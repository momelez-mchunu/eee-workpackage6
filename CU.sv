==> flow/design.v <==
`timescale 1ns / 1ps
module CU (clk,rst, instr, result2, operand1, operand2, offset, opcode, sel1, sel3,w_r);
    parameter DATA_WIDTH = 8;  
    parameter ADDR_BITS = 5;  
    parameter INSTR_WIDTH =20; 
    input clk,rst;
    input [INSTR_WIDTH-1:0]instr;
    input [DATA_WIDTH-1:0] result2;
    output reg [DATA_WIDTH-1:0] operand1;
    output reg [DATA_WIDTH-1:0] operand2;
    output reg [DATA_WIDTH-1:0] offset;
    output reg [3:0] opcode;
    output reg sel1, sel3, w_r;
    reg [DATA_WIDTH-1:0] regfile [0:3];
    reg [INSTR_WIDTH-1:0]instruction;
    parameter RESET = 4'b0000;
    parameter DECODE = 4'b0001;
    parameter EXECUTE = 4'b0010;
    parameter MEM_ACCESS = 4'b0100;
    parameter WRITE_BACK = 4'b1000;
    reg [3:0] state = RESET;
    always @(posedge clk) begin
        instruction = instr;
        case (state)
            RESET : begin  
                if (instruction[19:18] == 2'b00)  begin
                    state = RESET; 
                    end else begin
                    state = DECODE;  
                    end
                regfile[0]<= 8'd0;
                regfile[1]<= 8'd1;
                regfile[2]<= 8'd2;
                regfile[3]<= 8'd3;
                operand1 <= #(DATA_WIDTH)'d0;
                operand2 <= #(DATA_WIDTH)'d0;
                offset <= #(DATA_WIDTH)'d0;
                opcode <= 4'b1111;
                sel1 <= 0;
                sel3 <= 0;
                w_r <= 0;
            end
            DECODE : begin  
                state = EXECUTE;  
                if (instruction[19:18] == 2'b1) begin  
                    operand1 <= regfile[instruction[15:14]];  
                    operand2 <= regfile[instruction[13:12]];  
                    offset <= instruction[11:4];
                    opcode <= instruction[3:0];
                   sel1 <= 1;
                    sel3 <= 0;
                    w_r <= 0;
                end else if (instruction[19:18] == 2'b10) begin  
                    operand1 <= regfile[instruction[15:14]];  
                    operand2 <= regfile[instruction[17:16]];  
                    offset <= instruction[11:4];
                    opcode <= instruction[3:0];
                    sel1 <= 0;  
                    sel3 <= 1;  
                    w_r <= 0;
                end else if (instruction[19:18] == 2'b11) begin  
                    operand1 <= regfile[instruction[15:14]];  
                    operand2 <= regfile[instruction[17:16]];  
                    offset <= instruction[11:4];
                    opcode <= instruction[3:0];
                    sel1 <= 0;  
                    sel3 <= 1;  
                    w_r <= 0;  
                end
            end
            EXECUTE: begin  
                state = MEM_ACCESS;  
                if (instruction[19:18] == 2'b01) begin  
                    state = WRITE_BACK;
                    operand1 <= regfile[instruction[15:14]];  
                    operand2 <= regfile[instruction[13:12]];  
                    offset <= instruction[11:4];
                    opcode <= instruction[3:0];
                    sel1 <= 1;
                    sel3 <= 0;
                    w_r <= 0;
                end else if (instruction[19:18] == 2'b10) begin  
                    operand1 <= regfile[instruction[15:14]];  
                    operand2 <= regfile[instruction[17:16]];  
                    offset <= instruction[11:4];
                    opcode <= instruction[3:0];
                    sel1 <= 0;  
                    sel3 <= 1;  
                    w_r <= 0;
                end else if (instruction[19:18] == 2'b11) begin  
                    operand1 <= regfile[instruction[15:14]];  
                    operand2 <= regfile[instruction[17:16]];  
                    offset <= instruction[11:4];
                    opcode <= instruction[3:0];
                    sel1 <= 0;  
                    sel3 <= 1;  
                    w_r <= 1;  
                end
            end
            MEM_ACCESS: begin  
                state = WRITE_BACK;  
                if (instruction[19:18] == 2'b10) begin  
                    operand1 <= regfile[instruction[15:14]];  
                    operand2 <= regfile[instruction[17:16]];  
                    offset <= instruction[11:4];
                    opcode <= instruction[3:0];
                    sel1 <= 0;  
                    sel3 <= 1;  
                    w_r <= 0;
                end else if (instruction[19:18] == 2'b11) begin  
                    state = DECODE;  
                    operand1 <= regfile[instruction[15:14]];  
                    operand2 <= regfile[instruction[17:16]];  
                    offset <= instruction[11:4];
                    opcode <= instruction[3:0];
                    sel1 <= 0;  
                    sel3 <= 1;  
                    w_r <= 0;  
                end
            end
            WRITE_BACK: begin  
                state = DECODE;  
                if (instruction[19:18] == 2'b01) begin  
                    regfile[instruction[17:16]] <= result2;  
                    operand1 <= regfile[instruction[15:14]];  
                    operand2 <= regfile[instruction[13:12]];  
                    offset <= instruction[11:4];
                    opcode <= instruction[3:0];
                    sel1 <= 1;
                    sel3 <= 0;
                    w_r <= 0;
                end else if (instruction[19:18] == 2'b10) begin  
                    regfile[instruction[17:16]] <= result2;  
                    operand1 <= regfile[instruction[15:14]];  
                    operand2 <= regfile[instruction[17:16]];  
                    offset <= instruction[11:4];
                    opcode <= instruction[3:0];
                    sel1 <= 0;  
                    sel3 <= 1;  
                    w_r <= 0;
                end else if  (instruction[19:18] == 2'b10) begin  
                  	 regfile[instruction[17:16]] <= result2;  
                    operand1 <= regfile[instruction[15:14]];  
                    operand2 <= regfile[instruction[17:16]];  
                    offset <= instruction[11:4];
                    opcode <= instruction[3:0];
                    sel1 <= 0;  
                    sel3 <= 1;  
                    w_r <= 1;
                end
            end
            default:  
            state = RESET;  
        endcase
    end
endmodule
=== Tool chain data of CU ===
The steps from the RTL of CU to its reports follow in flow order.
Lines are those of the file above, counted from 1.
Operators: Yosys type, input widths -> output width; for muxes data width and select width s.
Cell names lack the library's common part.
A cell with - has no value.

* Top module: CU
* Clock input: clk
* Standard-cell library: sky130hd
* Corner: tt_025C_1v80

=== Elaborated design ===
Yosys after proc, flatten, opt, wreduce and memory -nomap, before mapping. Memory bits, and registers merged into a memory's read port (data or address), are not among the register bits. Print and check cells are not counted. Equal cells are merged and count once.
Yosys's memory passes give these memory sizes; they may raise the number of words (mostly to a power of two), join words into wider ones and drop unused or constant bits.

* Register bits: 35
* Latch bits: 0
* RAM bits: 32
* Bits in read-only memories: 0
* Memories: 1
* Input port bits: 30
* Word-level cells: 90

* Add/sub/neg operators: 0
* $mul: 0
* Div/mod/pow operators: 0
* $lt $le $gt $ge: 0
* Equal/unequal tests: 9
* Shifts and indexed selects: 0
* Muxes and demuxes: 64
* Bitwise operators: 1
* Reductions and logical operators: 7

{| class="wikitable"
|+ Memory list
! name !! depth !! width !! RTL line !! source
|-
| regfile || 4 || 8 || 14 || <nowiki>reg [DATA_WIDTH-1:0] regfile [0:3];</nowiki>
|}

{| class="wikitable"
|+ Operators by type and width
! operator !! count
|-
| $mux 8 || 22
|-
| $pmux 8 s4 || 3
|-
| $mux 4 || 8
|-
| $mux 1 || 25
|-
| $pmux 4 s5 || 1
|-
| $pmux 4 s4 || 1
|-
| $reduce_or 8->1 || 1
|-
| $pmux 1 s4 || 2
|-
| $reduce_bool 5->1 || 1
|-
| $pmux 1 s5 || 1
|-
| $eq 2x2->1 const B || 2
|-
| $eq 4x1->1 const B || 1
|-
| $eq 4x2->1 const B || 1
|-
| $eq 4x3->1 const B || 1
|-
| $eq 4x4->1 const B || 1
|-
| $ne 4x4->1 const B || 1
|-
| $logic_not 4->1 || 1
|-
| $ne 3x3->1 const B || 1
|-
| $reduce_and 3->1 || 1
|-
| $eq 2x1->1 const B || 1
|-
| $logic_not 2->1 || 1
|-
| $reduce_and 2->1 || 1
|-
| $reduce_or 2->1 || 1
|-
| $mux 2 || 1
|-
| $or 1x1->1 || 1
|}

=== Logic depth ===
Yosys ltp: most cells in a row. Word level: on the elaborated netlist, between registers, memories and ports. Mapped: between sequential cells and ports; inverters and the memories' decode and read muxes count.

* Depth after elaboration: 7
* ABC_AREA: 0
* Gate-level depth with buffers: 8

=== Synthesis result ===
Yosys stat after the flow's synthesis: flattened, memories mapped to cells. It holds for the ABC_AREA given above (unset counts as 0); a run with the other value may have another netlist.

* Cells in the netlist: 285
* Cell area after synthesis: 3523.4 µm²
* Flip-flops: 67

{| class="wikitable"
|+ Cells by type
! cell !! count !! total area (µm²)
|-
| edfxtp_1 || 63 || 1.89E+03
|-
| mux4_2 || 8 || 180.173
|-
| and2_1 || 28 || 175.168
|-
| nand3_1 || 24 || 120.115
|-
| dfxtp_1 || 4 || 80.077
|-
| a21oi_1 || 15 || 75.072
|-
| ha_1 || 6 || 75.072
|-
| a22o_1 || 8 || 70.067
|-
| nand2b_1 || 10 || 62.56
|-
| a32oi_1 || 7 || 61.309
|-
| nand2_1 || 16 || 60.058
|-
| o21ai_0 || 12 || 60.058
|-
| buf_2 || 10 || 50.048
|-
| nand4_1 || 7 || 43.792
|-
| a221o_1 || 4 || 40.038
|-
| nor3_1 || 7 || 35.034
|-
| mux2i_2 || 2 || 27.526
|-
| nor3b_2 || 2 || 25.024
|}

Not listed: further types 33, cells in them 52.

=== Worst setup path after synthesis ===
Source: OpenSTA report_checks on the synthesized netlist (no wires, ideal clock, input and output delay 20% of the period each), path of least setup slack; recovery checks are left aside. Register names are those of the netlist, which keeps one name where synthesis merged equal registers.

* Kind: input-to-reg
* Start point: input port instr[18]
* End point: register w_r
* Period: 3.81 ns
* External input delay: 0.762 ns
* Launch time at the first pin: 0.762 ns
* Arrival: 3.078 ns
* Setup slack: 0.419 ns
* Path delay: 2.628 ns
* Stages: 7
* Buffers on the path: 0
* Period reached after synthesis: 3.391 ns

"path delay" = arrival - input delay + setup time.
"stages" counts driving pins, that of a launching flip-flop among them; a cell with two outputs on the path counts twice.
"period reached after synthesis" is the clock period less the worst setup slack; recovery checks do not enter. This is arithmetic on one report: input and output delays are still those of the set period (20% each).
Between the ends stands the longest chain of elaborated cells between them, by number of cells; it is not shown to be the way that was timed. Of several equally long chains one is given.
Each line given opens the expression or statement behind the cell; cells for indexed reads and writes are added by Yosys, which also makes memories of some case tables.
At most two assigning lines are given for a register; there are more.
Only ways into the end's enable, where the timed path ends, are counted here.

* Cells stage by stage: inv_1 ha_1 inv_1 o21ai_0 a21oi_1 o21bai_1 a21boi_0
* Cells in the longest elaborated chain: 3
* Elaborated cells between the ends (all ways): 6
* Classes of those cells: 5 x eq/ne; 1 x reduce/logical

{| class="wikitable"
|+ Ends and longest elaborated chain, post-synthesis
! element !! RTL line !! source
|-
| from (decl) || 7 || <nowiki>input [INSTR_WIDTH-1:0]instr;</nowiki>
|-
| $eq 2x2->1 || 110 || <nowiki>end else if (instruction[19:18] == 2'b11) begin</nowiki>
|-
| $ne 4x4->1 || - ||
|-
| $reduce_and 3->1 || - ||
|-
| to (assign) || 109 || <nowiki>w_r <= 0;</nowiki>
|-
| to (assign) || 118 || <nowiki>w_r <= 0;</nowiki>
|-
| to (decl) || 13 || <nowiki>output reg sel1, sel3, w_r;</nowiki>
|}

=== Worst path after layout ===
Path of least setup slack in the final report of stored run 1 (OpenROAD, finished layout, wires in). Where an end is a register, its clock arrival counts in the times.

* Kind: input-to-reg
* Start point: input port instr[19]
* End point: register w_r
* Period: 2.41 ns
* External input delay: 0.48 ns
* Launch time at the first pin: 0.48 ns
* Arrival: 2.50 ns
* Setup slack: 0.08 ns
* Stages: 8
* Buffers on the path: 2

Between the ends stands the longest chain of elaborated cells between them, by number of cells; it is not shown to be the way that was timed. Of several equally long chains one is given.
At most two assigning lines are given for a register; there are more.
The path ends at the data pin of a flip-flop with enable; ways to the enable are not counted.

* Cells stage by stage: clkdlybuf4s50_1 inv_1 ha_1 buf_4 nor2_2 mux2i_1 or4b_2 o21ai_0
* Cells in the longest elaborated chain: 5
* Elaborated cells between the ends (all ways): 12
* Classes of those cells: 3 x eq/ne; 9 x mux

{| class="wikitable"
|+ Ends and longest elaborated chain, after layout
! element !! RTL line !! source
|-
| from (decl) || 7 || <nowiki>input [INSTR_WIDTH-1:0]instr;</nowiki>
|-
| $eq 2x2->1 || 90 || <nowiki>end else if (instruction[19:18] == 2'b11) begin</nowiki>
|-
| $mux 1 || 90 ||
|-
| $mux 1 || 82 || <nowiki>end else if (instruction[19:18] == 2'b10) begin</nowiki>
|-
| $mux 1 || 73 || <nowiki>if (instruction[19:18] == 2'b01) begin</nowiki>
|-
| $pmux 1 s5 || 24 || <nowiki>case (state)</nowiki>
|-
| to (assign) || 41 || <nowiki>w_r <= 0;</nowiki>
|-
| to (assign) || 52 || <nowiki>w_r <= 0;</nowiki>
|-
| to (decl) || 13 || <nowiki>output reg sel1, sel3, w_r;</nowiki>
|}

Below are 2 stored runs of the flow (Yosys, OpenROAD; platform sky130hd) on CU, each with its settings and what was measured, unordered. Constraints: input delay and output delay 20% of the set period each, output load 0.01 pF.
"time of the worst setup path" is the time allowed to the run's worst setup path (the clock period less input and output delay, where it has them) less its slack. Clock arrival times count: a late capture clock shortens it, a late launch clock lengthens it.

=== Stored run 1 ===
{| class="wikitable"
! Setting !! Value
|-
| period_ns || 2.41
|-
| CORE_UTILIZATION || 20
|-
| SETUP_SLACK_MARGIN || -0.04
|-
| PLACE_DENSITY_LB_ADDON || 0.05
|-
| CELL_PAD_IN_SITES_GLOBAL_PLACEMENT || 2
|-
| TNS_END_PERCENT || 40
|-
| ABC_AREA || 0
|-
| CTS_CLUSTER_DIAMETER || 262
|-
| CAP_MARGIN || 25
|-
| SLEW_MARGIN || 40
|-
| CORE_MARGIN || 2
|-
! Result !! Value
|-
| Cell area after synthesis || 3523.4 µm²
|-
| Time of the worst setup path || 1.85 ns
|-
| Class of the worst setup path || input-to-reg
|-
| Worst setup slack after layout || 0.080 ns
|-
| Total die area || 18695.1 µm²
|-
| Utilization || 29.6 %
|}

=== Stored run 2 ===
{| class="wikitable"
! Setting !! Value
|-
| period_ns || 3.08
|-
| CORE_UTILIZATION || 45
|-
| SETUP_SLACK_MARGIN || 0.73
|-
| PLACE_DENSITY_LB_ADDON || 0.05
|-
| HOLD_SLACK_MARGIN || 0.26
|-
| CORE_MARGIN || 9
|-
| MIN_ROUTING_LAYER || met2
|-
| CAP_MARGIN || 20
|-
| SLEW_MARGIN || 20
|-
! Result !! Value
|-
| Cell area after synthesis || 3523.4 µm²
|-
| Time of the worst setup path || 2.26 ns
|-
| Class of the worst setup path || reg-to-reg
|-
| Worst setup slack after layout || 0.821 ns
|-
| Total die area || 11339.1 µm²
|-
| Utilization || 63.9 %
|}
